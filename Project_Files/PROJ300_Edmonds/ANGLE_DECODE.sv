==> flow/design.v <==
module ANGLE_DECODE(
	input logic [7:0]angle1,
	input logic [7:0]angle2,
	input logic [7:0]angle3,
	input logic [7:0]angle4,
	input logic SW1,
	input logic SW2,
	input logic SW3,
	input logic SW4,
	input logic clk,
	output logic [11:0]angle_out);
	logic [3:0] switches;
	logic [7:0] angle1_1, angle1_2, angle1_3, angle2_1, angle2_2, angle2_3, angle3_1, angle3_2, angle3_3, angle4_1, angle4_2, angle4_3;
	logic [11:0] angle_out_1, angle_out_2, angle_out_3, angle_out_4;
	assign switches = {SW1,SW2,SW3,SW4};
	always@(posedge clk)
	begin
		case(switches)
			4'b1000:
			begin
				angle1_1 <= (angle1 / 8'd100)% 8'd10;
				angle1_2 <= (angle1/ 8'd10) % 8'd10;
				angle1_3 <= angle1 % 8'd10;
				angle_out_1 <= {angle1_1[3:0], angle1_2[3:0], angle1_3[3:0]};
				angle_out <= angle_out_1;
			end
			4'b0100:
			begin
				angle2_1 <= (angle2 / 8'd100) % 8'd10;
				angle2_2 <= (angle2 / 8'd10) % 8'd10;
				angle2_3 <= angle2 % 8'd10;
				angle_out_2 <= {angle2_1[3:0], angle2_2[3:0], angle2_3[3:0]};
				angle_out <= angle_out_2;
			end
			4'b0010:
			begin
				angle3_1 <= (angle3 / 8'd100) % 8'd10;
				angle3_2 <= (angle3 / 8'd10) % 8'd10;
				angle3_3 <= angle3 % 8'd10;
				angle_out_3 <= {angle3_1[3:0], angle3_2[3:0], angle3_3[3:0]};
				angle_out <= angle_out_3;
			end
			4'b0001:
			begin
				angle4_1 <= (angle4 / 8'd100) % 8'd10;
				angle4_2 <= (angle4 / 8'd10) % 8'd10;
				angle4_3 <= angle4 % 8'd10;
				angle_out_4 <= {angle4_1[3:0], angle4_2[3:0], angle4_3[3:0]};
				angle_out <= angle_out_4;
			end
			default: angle_out <= angle_out;
		endcase
	end
endmodule
# == Reports on ANGLE_DECODE ==
# Tool output for the design above, in the order of the flow.
# Lines are those of the file above, counted from 1.
# Library cell names are shortened.
# The mark -- stands for no value.
# inputs
top_module,ANGLE_DECODE
clock_port,clk
library,sky130hd
corner,tt_025C_1v80

# == After elaboration ==
# Counts by Yosys on the flattened word-level netlist (proc, flatten, opt, wreduce; memories kept). Register bits leave out memories and registers merged into their read ports (data or address). Print and check cells are left out. Cells with the same type and inputs are merged into one.
# classes
div_mod_pow,20
eq_ne,4
muxes,1
n_reduce_logical,1
# op_table
cell,count
8-bit by 4-bit remainder unit with 8-bit output (second input constant),12
8-bit by 7-bit divider with 8-bit output (second input constant),4
8-bit by 4-bit divider with 8-bit output (second input constant),4
12-bit parallel mux with 4-bit select,1
4-bit by 1-bit == test with 1-bit output (second input constant),1
4-bit by 2-bit == test with 1-bit output (second input constant),1
4-bit by 3-bit == test with 1-bit output (second input constant),1
4-bit == test (second input constant),1
4-bit nonzero test,1
# word_totals
reg_bits,108
inputBits,37
out_inout_bits,12

# == Logic depth ==
# Yosys ltp: most cells in a row. Word level: on the elaborated netlist, between registers, memories and ports. Mapped: between sequential cells and ports; inverters and the memories' decode and read muxes count.
# depth
ltp_word,2
abc_area,0
ltp_mapped,18

# == Synthesis result ==
# Source: synth_stat.txt of the flow (Yosys; design flattened, memories mapped). It holds for the ABC_AREA given above (unset counts as 0); a run with the other value may have another netlist.
# synth_totals
mapped_cells,588
area_um2,5876.9
seqArea_um2,2702.6
ff_cells,90
buf_cells,43
# types
cell,count
edfxtp_1,90
a21oi_1,44
ha_1,17
nand2_1,46
nor2_1,46
o21ai_0,34
xnor2_1,17
mux2i_1,12
nand2b_1,18
clkbuf_1,29
a222oi_1,10
inv_1,25
nand3_1,16
nor3_1,15
a31oi_1,11
nor2b_1,11
xor2_1,7
o31ai_1,8
# Other cell types: 58; their cells: 132.

# == Timing after synthesis ==
# Source: OpenSTA report_checks on the synthesized netlist (no wires, ideal clock, input and output delay 20% of the period each), path of least setup slack; recovery checks are left aside. Register names are those of the netlist, which keeps one name where synthesis merged equal registers.
# synth_path
kind,input port to flip-flop
from,in angle3[3]
to,reg angle3_2[3]
clock_period_ps,4100
in_delay_ps,820
setup_ps,148
t_first_pin_ps,820
arrival_time_ps,4049
t_required_ps,3952
setup_slack_ps,-97
delay_ps,3377
path_stages,17
n_path_buf,2
period_less_setup_slack_ps,4197
# "delay_ps" is the arrival time less input delay plus setup time.
# "path_stages": output pins that drive a net of the path, with the launching flip-flop's if there is one; two outputs of one cell count as two.
# "period_less_setup_slack_ps" = period - worst setup slack (recovery checks aside). The figure is calculated, with input and output delays left at 20% of the set period.
# Between the ends stands the longest chain of elaborated cells between them, by number of cells; it is not shown to be the way that was timed. Of several equally long chains one is given.
# A line is the first line of the expression or statement that the cell stems from. Yosys adds cells for indexed reads and writes and turns some case tables into memories.
# synth_between
cell_sequence,buf_6 > clkinv_1 > ha_1 > or4b_1 > a21oi_1 > a31oi_1 > nand2_1 > o21ai_1 > and2_1 > buf_2 > inv_1 > ha_1 > a31oi_1 > a211o_1 > ha_1 > or2_2 > mux2i_1
elab_chain_len,2
cells_between,2
cone_classes,div (2)
# synth_rtl
item,line,source
from (decl),4,"input logic [7:0]angle3,"
8-bit by 4-bit divider with 8-bit output,38,angle3_2 <= (angle3 / 8'd10) % 8'd10;
8-bit by 4-bit remainder unit with 8-bit output,38,
to (assign),38,

# == Worst path after layout ==
# Path of least setup slack in the final report of run B (OpenROAD, finished layout, wires in). Where an end is a register, its clock arrival counts in the times.
# The report prints the path's times to 10 ps; the period is as set.
# layout_path
kind,input port to flip-flop
from,in angle3[3]
to,reg angle3_2[3]
clock_period_ps,8960
in_delay_ps,1790
setup_ps,140
t_first_pin_ps,1790
arrival_time_ps,6320
t_required_ps,9180
setup_slack_ps,2850
path_stages,16
n_path_buf,1
# Between the ends stands the longest chain of elaborated cells between them, by number of cells; it is not shown to be the way that was timed. Of several equally long chains one is given.
# layout_between
cell_sequence,clkdlybuf4s50_1 > clkinv_1 > ha_1 > or4b_1 > a21oi_1 > a31oi_1 > nand2_1 > o21ai_1 > and2_1 > inv_1 > ha_1 > a31oi_1 > a211o_1 > ha_1 > or2_2 > mux2i_1
elab_chain_len,2
cells_between,2
cone_classes,div (2)
# layout_rtl
item,line,source
from (decl),4,"input logic [7:0]angle3,"
8-bit by 4-bit divider with 8-bit output,38,angle3_2 <= (angle3 / 8'd10) % 8'd10;
8-bit by 4-bit remainder unit with 8-bit output,38,
to (assign),38,

# Design ANGLE_DECODE on sky130hd. What follows are 2 stored runs of the flow, each under its own settings; their order means nothing. The constraints put input and output delay at 20% of the set period each and load the outputs with 0.01 pF.
# "clock_period_reached_ps" = clock period - worst setup slack. The figure is calculated, with input and output delays left at 20% of the set period.
# By "worst_path_ps" is meant the share of the clock period that the worst setup path is allowed (20% is reserved at inputs, 20% at outputs), minus its slack. Clock arrival times at its registers enter into it.
# By "final_power_uw" is meant OpenSTA's value without simulated activity: inputs other than the clock are taken to toggle once in ten clock periods, and the tool carries that through the logic.
# "worst_path_ps" is known to 10 ps.
# Settings: n/a = not set for that run.
# Among the results, n/a means that no value is shown for the run.
item,run A,run B
period_ns,4.67,8.96
CORE_UTILIZATION,54,71
PLACE_DENSITY,0.72,0.45
CELL_PAD_IN_SITES_GLOBAL_PLACEMENT,3,n/a
CELL_PAD_IN_SITES_DETAIL_PLACEMENT,0,n/a
ABC_AREA,0,n/a
GPL_TIMING_DRIVEN,1,n/a
CTS_CLUSTER_DIAMETER,278,n/a
SLEW_MARGIN,5,20
MIN_ROUTING_LAYER,met2,met1
MAX_ROUTING_LAYER,met5,met5
CAP_MARGIN,20,20
CORE_MARGIN,2,2
HOLD_SLACK_MARGIN,n/a,0.02
CORE_ASPECT_RATIO,n/a,0.83
CTS_CLUSTER_SIZE,n/a,19
die_area_um2,n/a,9024.3
tns_setup_ps,n/a,0
timing.hold.ws_ps,n/a,420
yosys_chip_area_um2,n/a,5876.9
clock_period_reached_ps,n/a,6106
layout_utilization_frac,n/a,0.803
worst_path_ps,n/a,4310
path_kind,n/a,input port to flip-flop
final_power_uw,n/a,975
post_route_stdcell_area_um2,n/a,6508.7
ws_setup_ps,n/a,2854
# Run A: incomplete, placement halted on GPL-0301
