==> flow/design.v <==
module PWM_SERVO_CONTROL (
	output logic servo1,
	output logic servo2,
	output logic servo3,
	output logic servo4,
	input logic clk,
	input logic nextangle,  
	input logic [7:0]angle1,
	input logic [7:0]angle2,
	input logic [7:0]angle3,
	input logic [7:0]angle4);
	logic [17:0]timer_t1;  
	logic [17:0]timer_t2;
	logic [17:0]timer_t3;
	logic [17:0]timer_t4;
	logic [19:0]mxvlue = 20'd1000000;  
	typedef int unsigned state_t1;
	state_t1 state1;
	state_t1 next_state1;
	always_comb begin : timer_1_state_logic
		next_state1 = state1;
		case (state1)
			mxvlue: next_state1 = 0;
			default: next_state1 = (state1 + 1);
		endcase
	end
	always_ff @(posedge clk) 
	begin
		if(nextangle == 1'd1)
			begin
				timer_t1 <= 16'd50000 + angle1 * 10'd275;
				timer_t2 <= 16'd50000 + angle2 * 10'd275;
				timer_t3 <= 17'd50000 + angle3 * 10'd275;
				timer_t4 <= 16'd50000 + angle4 * 10'd275;
				state1 <= next_state1;
				if (state1 > mxvlue-timer_t1)
					servo1 <= 1;
				else
					servo1 <= 0;
				if (state1 > mxvlue-timer_t2)
					servo2 <= 1;
				else
					servo2 <= 0;
				if (state1 > mxvlue-timer_t3)
					servo3 <= 1;
				else
					servo3 <= 0;
				if (state1 > mxvlue-timer_t4)
					servo4 <= 1;
				else
					servo4 <= 0;
			end
		else
			begin
				state1 <= next_state1;
				if (state1 > mxvlue-timer_t1)
					servo1 <= 1;
				else
					servo1 <= 0;
				if (state1 > mxvlue-timer_t2)
					servo2 <= 1;
				else
					servo2 <= 0;
				if (state1 > mxvlue-timer_t3)
					servo3 <= 1;
				else
					servo3 <= 0;
				if (state1 > mxvlue-timer_t4)
					servo4 <= 1;
				else
					servo4 <= 0;
			end
	end
endmodule
# Reports on PWM_SERVO_CONTROL
# What the tools print for PWM_SERVO_CONTROL, step after step.
# Line numbers count from 1 in the design file above.
# Operators: Yosys type, input widths -> output width; for muxes data width and select width s.
# Library cell names are shortened.
# The mark - stands for no value.
[setup]
top = "PWM_SERVO_CONTROL"
clk_port = "clk"
lib = "sky130hd"
lib_corner = "tt_025C_1v80"

# After elaboration
# Source: Yosys, flattened and elaborated, memories not mapped. Widths are those after wreduce; folded enables and synchronous resets count as part of the registers. Registers that Yosys merges into a memory's read port (data or address) are not register bits. Print and check cells do not count. Equal cells are merged and count once.
[word_totals]
register_bits = 108
out_inout_bits = 4
wordCells = 31
inputBits = 34
[classes]
add_sub_neg = 9
n_eq = 1
mux = 4
n_cmp = 4
multipliers = 4
[op_table]
columns = ["cell", "n"]
rows = [
  ["$mul 8x9->17 const B", 4],
  ["$gt 32x32->1", 4],
  ["$sub 20x18->21 const A", 4],
  ["$add 16x17->18 const A", 4],
  ["$add 32x1->32 const B", 1],
  ["$eq 32x20->1 const B", 1],
  ["$mux 1", 4],
]

# Depth
# Depth = most cells in a row (Yosys ltp): at word level without a register or memory, in the mapped netlist without a sequential cell, where the memories' decode and read muxes count.
[logic_depth]
ltp_word = 3
ABC_AREA = 0
mapped_depth = 14
depth_no_buf = 14

# Synthesis result
# The flow's flattened synthesis, as Yosys stat reports it; memories are mapped. The netlist is that of the ABC_AREA named above (0 if unset); the other value can give another one.
# The area totals of this step are shown rounded.
[types]
columns = ["type", "n", "type_area_um2"]
rows = [
  ["ha_1", 245, 3065.44],
  ["edfxtp_1", 72, 2.16E+03],
  ["dfxtp_1", 36, 720.691],
  ["xnor2_1", 66, 578.054],
  ["fa_1", 27, 540.518],
  ["xor2_1", 51, 446.678],
  ["inv_1", 104, 390.374],
  ["nor2_1", 77, 289.027],
  ["a21oi_1", 52, 260.25],
  ["nand2_1", 69, 258.998],
  ["o21ai_0", 35, 175.168],
  ["a21o_1", 21, 157.651],
  ["nand4_1", 25, 156.4],
  ["nand3_1", 26, 130.125],
  ["nor3_1", 25, 125.12],
  ["a211oi_1", 16, 120.115],
  ["nor2b_1", 16, 100.096],
  ["nor4_1", 13, 81.328],
]
# Other cell types: 42; their cells: 165.
[mapped]
ff_cells = 108
n_buf = 7
synth_area_um2 = 11100
mapped_cells = 1141
seqArea_um2 = 2880

# Path before layout
# Path of least setup slack by OpenSTA after synthesis, without wires, with an ideal clock, recovery checks aside; 20% of the period is set as input and as output delay. Where synthesis merged equal registers, the netlist keeps one of their names.
[synth_path]
kind = "input to register"
from = "input port angle3[6]"
to = "register timer_t3[17]"
slack_ps = 1167
driving_pins = 12
period_ps = 5220
t_arrival_ps = 3794
launch_ps = 1044
required_time_ps = 4961
setup_time_ps = 259
delay_ps = 3009
input_delay_ps = 1044
n_path_buf = 0
synth_period_reached_ps = 4053
# "delay_ps" = arrival - input delay + setup time.
# "driving_pins" counts driving pins, that of a launching flip-flop among them; a cell with two outputs on the path counts twice.
# "synth_period_reached_ps" = period - worst setup slack (recovery checks aside). The figure is calculated, with input and output delays left at 20% of the set period.
# Between the ends stands the longest chain of elaborated cells between them, by number of cells; it is not shown to be the way that was timed. Of several equally long chains one is given.
# Each line given opens the expression or statement behind the cell; cells for indexed reads and writes are added by Yosys, which also makes memories of some case tables.
[synth_via]
path_cell_list = "inv_1 ha_1 fa_1 inv_1 fa_1 inv_1 ha_1 nand3b_1 a2111oi_0 o21ai_0 a21boi_1 xnor2_1"
elab_chain_cells = 2
cone_cells = 2
lines_between = 1
cone_classes = "add/sub: 1; mul: 1"
[synth_lines]
columns = ["item", "line", "rtl"]
rows = [
  ["start: declaration", 10, "input logic [7:0]angle3,"],
  ["$mul 8x9->17", 33, "timer_t3 <= 17'd50000 + angle3 * 10'd275;"],
  ["$add 16x17->18", 33, ""],
  ["end: assignment", 33, ""],
  ["end: declaration", 14, "logic [17:0]timer_t3;"],
]

# Worst path after layout
# From the final timing report of run A: the path of least setup slack in the routed layout; clock arrival at registers is part of the times.
# The report prints the path's times to 10 ps; the period is as set.
[layout_path]
kind = "register to register"
from = "register timer_t2[1]"
to = "register servo2"
period_ps = 2450
setup_time_ps = 150
n_path_buf = 1
t_arrival_ps = 3590
required_time_ps = 2660
driving_pins = 13
slack_ps = -920
launch_ps = 360
# Between the ends stands the longest chain of elaborated cells between them, by number of cells; it is not shown to be the way that was timed. Of several equally long chains one is given.
# A register here has more assigning lines than the two given.
[layout_via]
path_cell_list = "edfxtp_1 buf_4 or4_4 o31ai_4 a21boi_2 o41ai_1 o21ai_1 ha_1 nand4_1 nor2_2 or4b_4 a31oi_4 a31oi_2"
elab_chain_cells = 3
cone_cells = 3
cone_classes = "add/sub: 1; compare: 1; mux: 1"
[layout_lines]
columns = ["item", "line", "rtl"]
rows = [
  ["start: declaration", 13, "logic [17:0]timer_t2;"],
  ["start: assignment", 32, "timer_t2 <= 16'd50000 + angle2 * 10'd275;"],
  ["$sub 20x18->21", 40, "if (state1 > mxvlue-timer_t2)"],
  ["$gt 32x32->1", 40, ""],
  ["$mux 1", 40, ""],
  ["end: assignment", 41, "servo2 <= 1;"],
  ["end: assignment", 43, "servo2 <= 0;"],
  ["end: declaration", 3, "output logic servo2,"],
]

# Below are 2 stored runs of the flow (Yosys, OpenROAD; platform sky130hd) on PWM_SERVO_CONTROL, each with its settings and what was measured, unordered. Constraints: input delay and output delay 20% of the set period each, output load 0.01 pF.
# "period_reached_ps": clock period set for the run, less the worst setup slack. It is reckoned from that one timing run; input and output delays stay at 20% of the period that was set.
# "worst_path_allowed_less_slack_ps" is the time allowed to the run's worst setup path (the clock period less input and output delay, where it has them) less its slack. Clock arrival times count: a late capture clock shortens it, a late launch clock lengthens it.
# "power.total_mw" rests on the timing tool's default activity at the inputs, not on a simulated workload.
# "worst_path_allowed_less_slack_ps" is given in steps of 10 ps.
# Measured values are rounded.

[[run]]
name = "run A"
[run.settings]
period_ns = 2.45
CAP_MARGIN = 20
CORE_MARGIN = 2
CORE_UTILIZATION = 40
SLEW_MARGIN = 20
[run.results]
final_setup_ws_ps = -923
final_hold_ws_ps = 472
period_reached_ps = 3373
final_cell_area_um2 = 16000
power.total_mw = 10.3
layout_utilization_pct = 58.9
timing.setup.tns_ps = -19300
die_area_um2 = 29100
worst_path_allowed_less_slack_ps = 3370
path_kind = "register to register"
ys_area_um2 = 11100

[[run]]
name = "run B"
[run.settings]
period_ns = 3.47
CORE_UTILIZATION = 18
SETUP_SLACK_MARGIN = 0.69
PLACE_DENSITY_LB_ADDON = 0.04
HOLD_SLACK_MARGIN = 0.1
ABC_AREA = 1
CTS_CLUSTER_SIZE = 21
CTS_CLUSTER_DIAMETER = 56
CAP_MARGIN = 25
MAX_ROUTING_LAYER = "met5"
CORE_MARGIN = 2
SLEW_MARGIN = 20
[run.results]
final_setup_ws_ps = 435
final_hold_ws_ps = 475
period_reached_ps = 3035
final_cell_area_um2 = 17000
power.total_mw = 7.22
layout_utilization_pct = 25.3
timing.setup.tns_ps = 0
die_area_um2 = 69900
worst_path_allowed_less_slack_ps = 2340
path_kind = "input to register"
ys_area_um2 = 12200
