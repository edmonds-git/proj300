==> flow/design.v <==
module KEY_INPUT(
	input logic KEY0,
	input logic KEY4,
	input logic KEY3,
	input logic SW1,
	input logic SW2,
	input logic SW3,
	input logic SW4,
	input logic clk,
	output logic [7:0]angle1,
	output logic [7:0]angle2,
	output logic [7:0]angle3,
	output logic [7:0]angle4);
	logic [3:0] switches;
	logic [7:0] angle_1, angle_2, angle_3, angle_4;
	assign switches = {SW1,SW2,SW3,SW4};
	always_ff@(posedge clk)
	begin
			if (KEY0 == 0)
			begin
				if (switches == 4'b1000 && (angle1 < 8'd180) && angle_1 == angle1)  
				begin
					angle_1 <= angle1+4'd1;
				end
				else if (switches == 4'b0100 && (angle2 < 8'd180) && angle_2 == angle2)  
				begin
					angle_2 <= angle2+4'd1;
				end
				else if (switches == 4'b0010 && (angle3 < 8'd180) && angle_3 == angle3)  
				begin
					angle_3 <= angle3+4'd1;
				end
				else if (switches == 4'b0001 && (angle4 < 8'd180) && angle_4 == angle4)  
				begin
					angle_4 <= angle4+4'd1;
				end
			end
			else if (KEY3 == 0)
			begin
				if (switches == 4'b1000 && (angle1 > 8'd0) && angle_1 == angle1)  
				begin
					angle_1 <= angle1-4'd1;
				end
				else if (switches == 4'b0100 && (angle2 > 8'd0) && angle_2 == angle2)  
				begin
					angle_2 <= angle2-4'd1;
				end
				else if (switches == 4'b0010 && (angle3 > 8'd0) && angle_3 == angle3)  
				begin
					angle_3 <= angle3-4'd1;
				end
				else if (switches == 4'b0001 && (angle4 > 8'd0) && angle_4 == angle4)  
				begin
					angle_4 <= angle4-4'd1;
				end
			end
			else
			begin 
			if (switches == 4'b1000 && angle_1 == angle1)  
				begin
					angle_1 <= angle_1;
				end
			else if (switches == 4'b0100 && angle_2 == angle2)  
				begin
					angle_2 <= angle_2;
				end
			else if (switches == 4'b0010 && angle_3 == angle3)  
				begin
					angle_3 <= angle_3;
				end
			else if (switches == 4'b0001 && angle_4 == angle4)  
				begin
					angle_4 <= angle_4;
				end
			end
			if (KEY4 == 0 && KEY0 == 1 && KEY3 ==1) 
			begin
				if (switches == 4'b1000 && angle_1 == angle1 && KEY0 == 1 && KEY3 ==1)  
				begin
					angle_1 <= 8'd10;
				end
				else if (switches == 4'b0100 && angle_2 == angle2 && KEY0 == 1 && KEY3 ==1)  
				begin
					angle_2 <= 8'd10;
				end
				else if (switches == 4'b0010 && angle_3 == angle3 && KEY0 == 1 && KEY3 ==1)  
				begin
					angle_3 <= 8'd10;
				end
				else if (switches == 4'b0001 && angle_4 == angle4 && KEY0 == 1 && KEY3 ==1)  
				begin
					angle_4 <= 8'd10;
				end
			end
	end
	always_ff@(posedge clk)
	begin
	if (KEY0 == 1 && KEY4 == 1 && KEY3 == 1)
	begin
		if (switches == 4'b1000 && angle_1 != angle1)  
		begin
			angle1 <= angle_1;
		end
		else if (switches == 4'b0100 && angle_2 != angle2)  
		begin
			angle2 <= angle_2;
		end
		else if (switches == 4'b0010 && angle_3 != angle3)  
		begin
			angle3 <= angle_3;
		end
		else if (switches == 4'b0001 && angle_4 != angle4)  
		begin
			angle4 <= angle_4;
		end
	end
	else
	begin
		if (switches == 4'b1000)  
		begin
			angle1 <= angle1;
		end
		else if (switches == 4'b0100)  
		begin
			angle2 <= angle2;
		end
		else if (switches == 4'b0010)  
		begin
			angle3 <= angle3;
		end
		else if (switches == 4'b0001)  
		begin
			angle4 <= angle4;
		end
	end
	end
endmodule
From RTL to reports: KEY_INPUT --
The steps from the RTL of KEY_INPUT to its reports follow in flow order. Line numbers count from 1 in the design file above. Operators: Yosys type, input widths -> output width; for muxes data width and select width s. Library cell names are shortened. A cell with n/a has no value.
Inputs: top KEY_INPUT, clock input clk, cell library sky130hd, library corner tt_025C_1v80

Word level --
Source: Yosys, flattened and elaborated, memories not mapped. Widths are those after wreduce. Registers that Yosys merges into a memory's read port (data or address) are not register bits. Print and check cells do not count. Equal cells are merged and count once.
Storage and ports: bits in registers 64, input port bits 8, word-level cells 122
Cells by class: add/sub/neg operators 8, magnitude comparators 8, equal/unequal tests 12, multiplexer cells 42, bitwise logic cells 4, reduce/logical cells 40
Operator list (number):
- $mux 8 | 42
- $logic_and 1x1->1 | 36
- $add 8x1->8 const B | 4
- $sub 8x1->8 const B | 4
- $gt 8x1->1 const B | 4
- $lt 8x8->1 const B | 4
- $eq 8x8->1 | 4
- $ne 8x8->1 | 4
- $reduce_and 5->1 | 1
- $not 1->1 | 4
- $eq 4x1->1 const B | 1
- $eq 4x2->1 const B | 1
- $eq 4x3->1 const B | 1
- $eq 4x4->1 const B | 1
- $reduce_and 4->1 | 1
- $reduce_and 3->1 | 1
- $reduce_and 2->1 | 1

Longest topological paths --
Yosys ltp: most cells in a row. Word level: on the elaborated netlist, between registers, memories and ports. Mapped: between sequential cells and ports; inverters and the memories' decode and read muxes count.
Logic depth: depth in word-level cells 14, ABC_AREA 0, gate-level depth with buffers 8, mapped depth without buffers 7

Synthesis result --
Source: synth_stat.txt of the flow (Yosys; design flattened, memories mapped). It holds for the ABC_AREA given above (unset counts as 0); a run with the other value may have another netlist.
Mapped netlist: cell count 467, synthesis area 4225.3 sq um, sequential part of the area 1601.5 sq um, flip-flop cells 64, buffer cells 38
Cells by type:
- edfxtp_1 | number 32, total area 960.922 sq um
- dfxtp_1 | number 32, total area 640.614 sq um
- xnor2_1 | number 40, total area 350.336 sq um
- xor2_1 | number 31, total area 271.51 sq um
- nor2_1 | number 42, total area 157.651 sq um
- ha_1 | number 12, total area 150.144 sq um
- nand2_1 | number 34, total area 127.622 sq um
- mux2i_1 | number 11, total area 110.106 sq um
- clkbuf_1 | number 29, total area 108.854 sq um
- nor3_1 | number 20, total area 100.096 sq um
- a31oi_1 | number 13, total area 81.328 sq um
- nand3_1 | number 14, total area 70.067 sq um
- a21oi_1 | number 13, total area 65.062 sq um
- nand4_1 | number 9, total area 56.304 sq um
- o211a_1 | number 5, total area 50.048 sq um
- o21ai_0 | number 10, total area 50.048 sq um
- o22ai_1 | number 8, total area 50.048 sq um
- inv_1 | number 13, total area 48.797 sq um
Other cell types: 47; their cells: 99.

Path before layout --
Path of least setup slack by OpenSTA after synthesis, without wires, with an ideal clock, recovery checks aside; 20% of the period is set as input and as output delay. Where synthesis merged equal registers, the netlist keeps one of their names.
Timing after synthesis: path kind reg-to-reg, start point reg angle1[4], end point reg angle2[0], period 2.46 ns, library setup time 0.386 ns, arrival 2.051 ns, path slack 0.022 ns, path delay 2.437 ns, driving pins on the path 8, period reached after synthesis 2.438 ns
"path delay" = arrival - input delay + setup time. "driving pins on the path": output pins that drive a net of the path, with the launching flip-flop's if there is one; two outputs of one cell count as two. "period reached after synthesis" = period - worst setup slack (recovery checks aside). The figure is calculated, with input and output delays left at 20% of the set period. The rows between start and end are the longest chain of elaborated cells between them; the timing report does not say that the signal goes this way. Where chains are equally long, one stands for them. A line is the first line of the expression or statement that the cell stems from. Yosys adds cells for indexed reads and writes and turns some case tables into memories.
On the way, after synthesis: path through edfxtp_1 -> clkbuf_1 -> xor2_1 -> nor4_1 -> nand3_1 -> nand2_1 -> nand2b_1 -> a211oi_1, length of the longest elaborated chain 4
Ends and longest elaborated chain, after synthesis:
- start, declared | line 10 | output logic [7:0]angle1,
- start, assigned | line 102 | angle1 <= angle_1;
- start, assigned | line 121 | angle1 <= angle1;
- $ne 8x8->1 | line 100 | if (switches == 4'b1000 && angle_1 != angle1)
- $logic_and 1x1->1 | line 100
- $not 1->1
- $reduce_and 3->1
- end, assigned | line 106 | angle2 <= angle_2;
- end, assigned | line 125 | angle2 <= angle2;
- end, declared | line 11 | output logic [7:0]angle2,

Timing after layout --
Path of least setup slack in the final report of entry A (OpenROAD, finished layout, wires in). Where an end is a register, its clock arrival counts in the times.
Timing after layout: path kind input-to-reg, start point in SW3, end point reg angle_4[5], period 4.85 ns, input delay 0.97 ns, library setup time 0.13 ns, arrival 3.50 ns, path slack 1.54 ns, driving pins on the path 5
The rows between start and end are the longest chain of elaborated cells between them; the timing report does not say that the signal goes this way. Where chains are equally long, one stands for them. A register here has more assigning lines than the two given.
On the way, after layout: path through clkdlybuf4s50_1 -> or4b_1 -> or4_1 -> nor4_4 -> nor2_1, length of the longest elaborated chain 14
Ends and longest elaborated chain, after layout:
- start, declared | line 7 | input logic SW3,
- $eq 4x1->1 | line 52 | else if (switches == 4'b0001 && (angle4 > 8'd0) && angle_4 == angle4)
- $logic_and 1x1->1 (2 in a row) | line 52
- $mux 8 | line 52
- $mux 8 | line 48 | else if (switches == 4'b0010 && (angle3 > 8'd0) && angle_3 == angle3)
- $mux 8 | line 44 | else if (switches == 4'b0100 && (angle2 > 8'd0) && angle_2 == angle2)
- $mux 8 | line 40 | if (switches == 4'b1000 && (angle1 > 8'd0) && angle_1 == angle1)
- $mux 8 | line 38 | else if (KEY3 == 0)
- $mux 8 | line 19 | if (KEY0 == 0)
- $mux 8 | line 90 | else if (switches == 4'b0001 && angle_4 == angle4 && KEY0 == 1 && KEY3 ==1)
- $mux 8 | line 86 | else if (switches == 4'b0010 && angle_3 == angle3 && KEY0 == 1 && KEY3 ==1)
- $mux 8 | line 82 | else if (switches == 4'b0100 && angle_2 == angle2 && KEY0 == 1 && KEY3 ==1)
- $mux 8 | line 78 | if (switches == 4'b1000 && angle_1 == angle1 && KEY0 == 1 && KEY3 ==1)
- $mux 8 | line 76 | if (KEY4 == 0 && KEY0 == 1 && KEY3 ==1)
- end, assigned | line 54 | angle_4 <= angle4-4'd1;
- end, assigned | line 73 | angle_4 <= angle_4;
- end, declared | line 15 | logic [7:0] angle_1, angle_2, angle_3, angle_4;

Measured results for KEY_INPUT: 2 stored runs of the Yosys and OpenROAD flow on sky130hd. The settings differ; the order carries no meaning. The constraints put input and output delay at 20% of the set period each and load the outputs with 0.01 pF.
By "achieved clock period" is meant the clock period of the run minus its worst setup slack. This is arithmetic on one report: input and output delays are still those of the set period (20% each).
"worst setup path time" is the time allowed to the run's worst setup path (the clock period less input and output delay, where it has them) less its slack. Clock arrival times count: a late capture clock shortens it, a late launch clock lengthens it.
By "power" is meant OpenSTA's value without simulated activity: inputs other than the clock are taken to toggle once in ten clock periods, and the tool carries that through the logic.
[entry A] settings: period_ns=4.85, CORE_UTILIZATION=15, PLACE_DENSITY_LB_ADDON=0.2, CORE_ASPECT_RATIO=0.53, CORE_MARGIN=4, CTS_CLUSTER_SIZE=11, CTS_CLUSTER_DIAMETER=204, CAP_MARGIN=40, MIN_ROUTING_LAYER=met2, SLEW_MARGIN=20
[entry A] result: chip area after synthesis (Yosys) 4225.3 sq um, die area 31054.3 sq um, standard-cell area of the final layout 5237.5 sq um, utilization 19.0%, worst setup slack after layout 1.545 ns, total negative slack 0.000 ns, worst hold slack 0.468 ns, power 1310 µW, achieved clock period 3.305 ns, worst setup path time 2.34 ns, worst setup path kind input-to-reg
[entry B] settings: period_ns=4.69, CORE_UTILIZATION=15, SETUP_SLACK_MARGIN=0.72, PLACE_DENSITY_LB_ADDON=0.09, CORE_ASPECT_RATIO=0.61, CORE_MARGIN=7, CELL_PAD_IN_SITES_GLOBAL_PLACEMENT=0, TNS_END_PERCENT=95, ABC_AREA=1, GPL_TIMING_DRIVEN=0, GPL_ROUTABILITY_DRIVEN=1, CTS_CLUSTER_DIAMETER=25, CAP_MARGIN=30, SLEW_MARGIN=20
[entry B] result: chip area after synthesis (Yosys) 5202.5 sq um, die area 40254.4 sq um, standard-cell area of the final layout 6500.0 sq um, utilization 19.0%, worst setup slack after layout 1.122 ns, total negative slack 0.000 ns, worst hold slack 0.467 ns, power 1681 µW, achieved clock period 3.568 ns, worst setup path time 2.63 ns, worst setup path kind input-to-reg
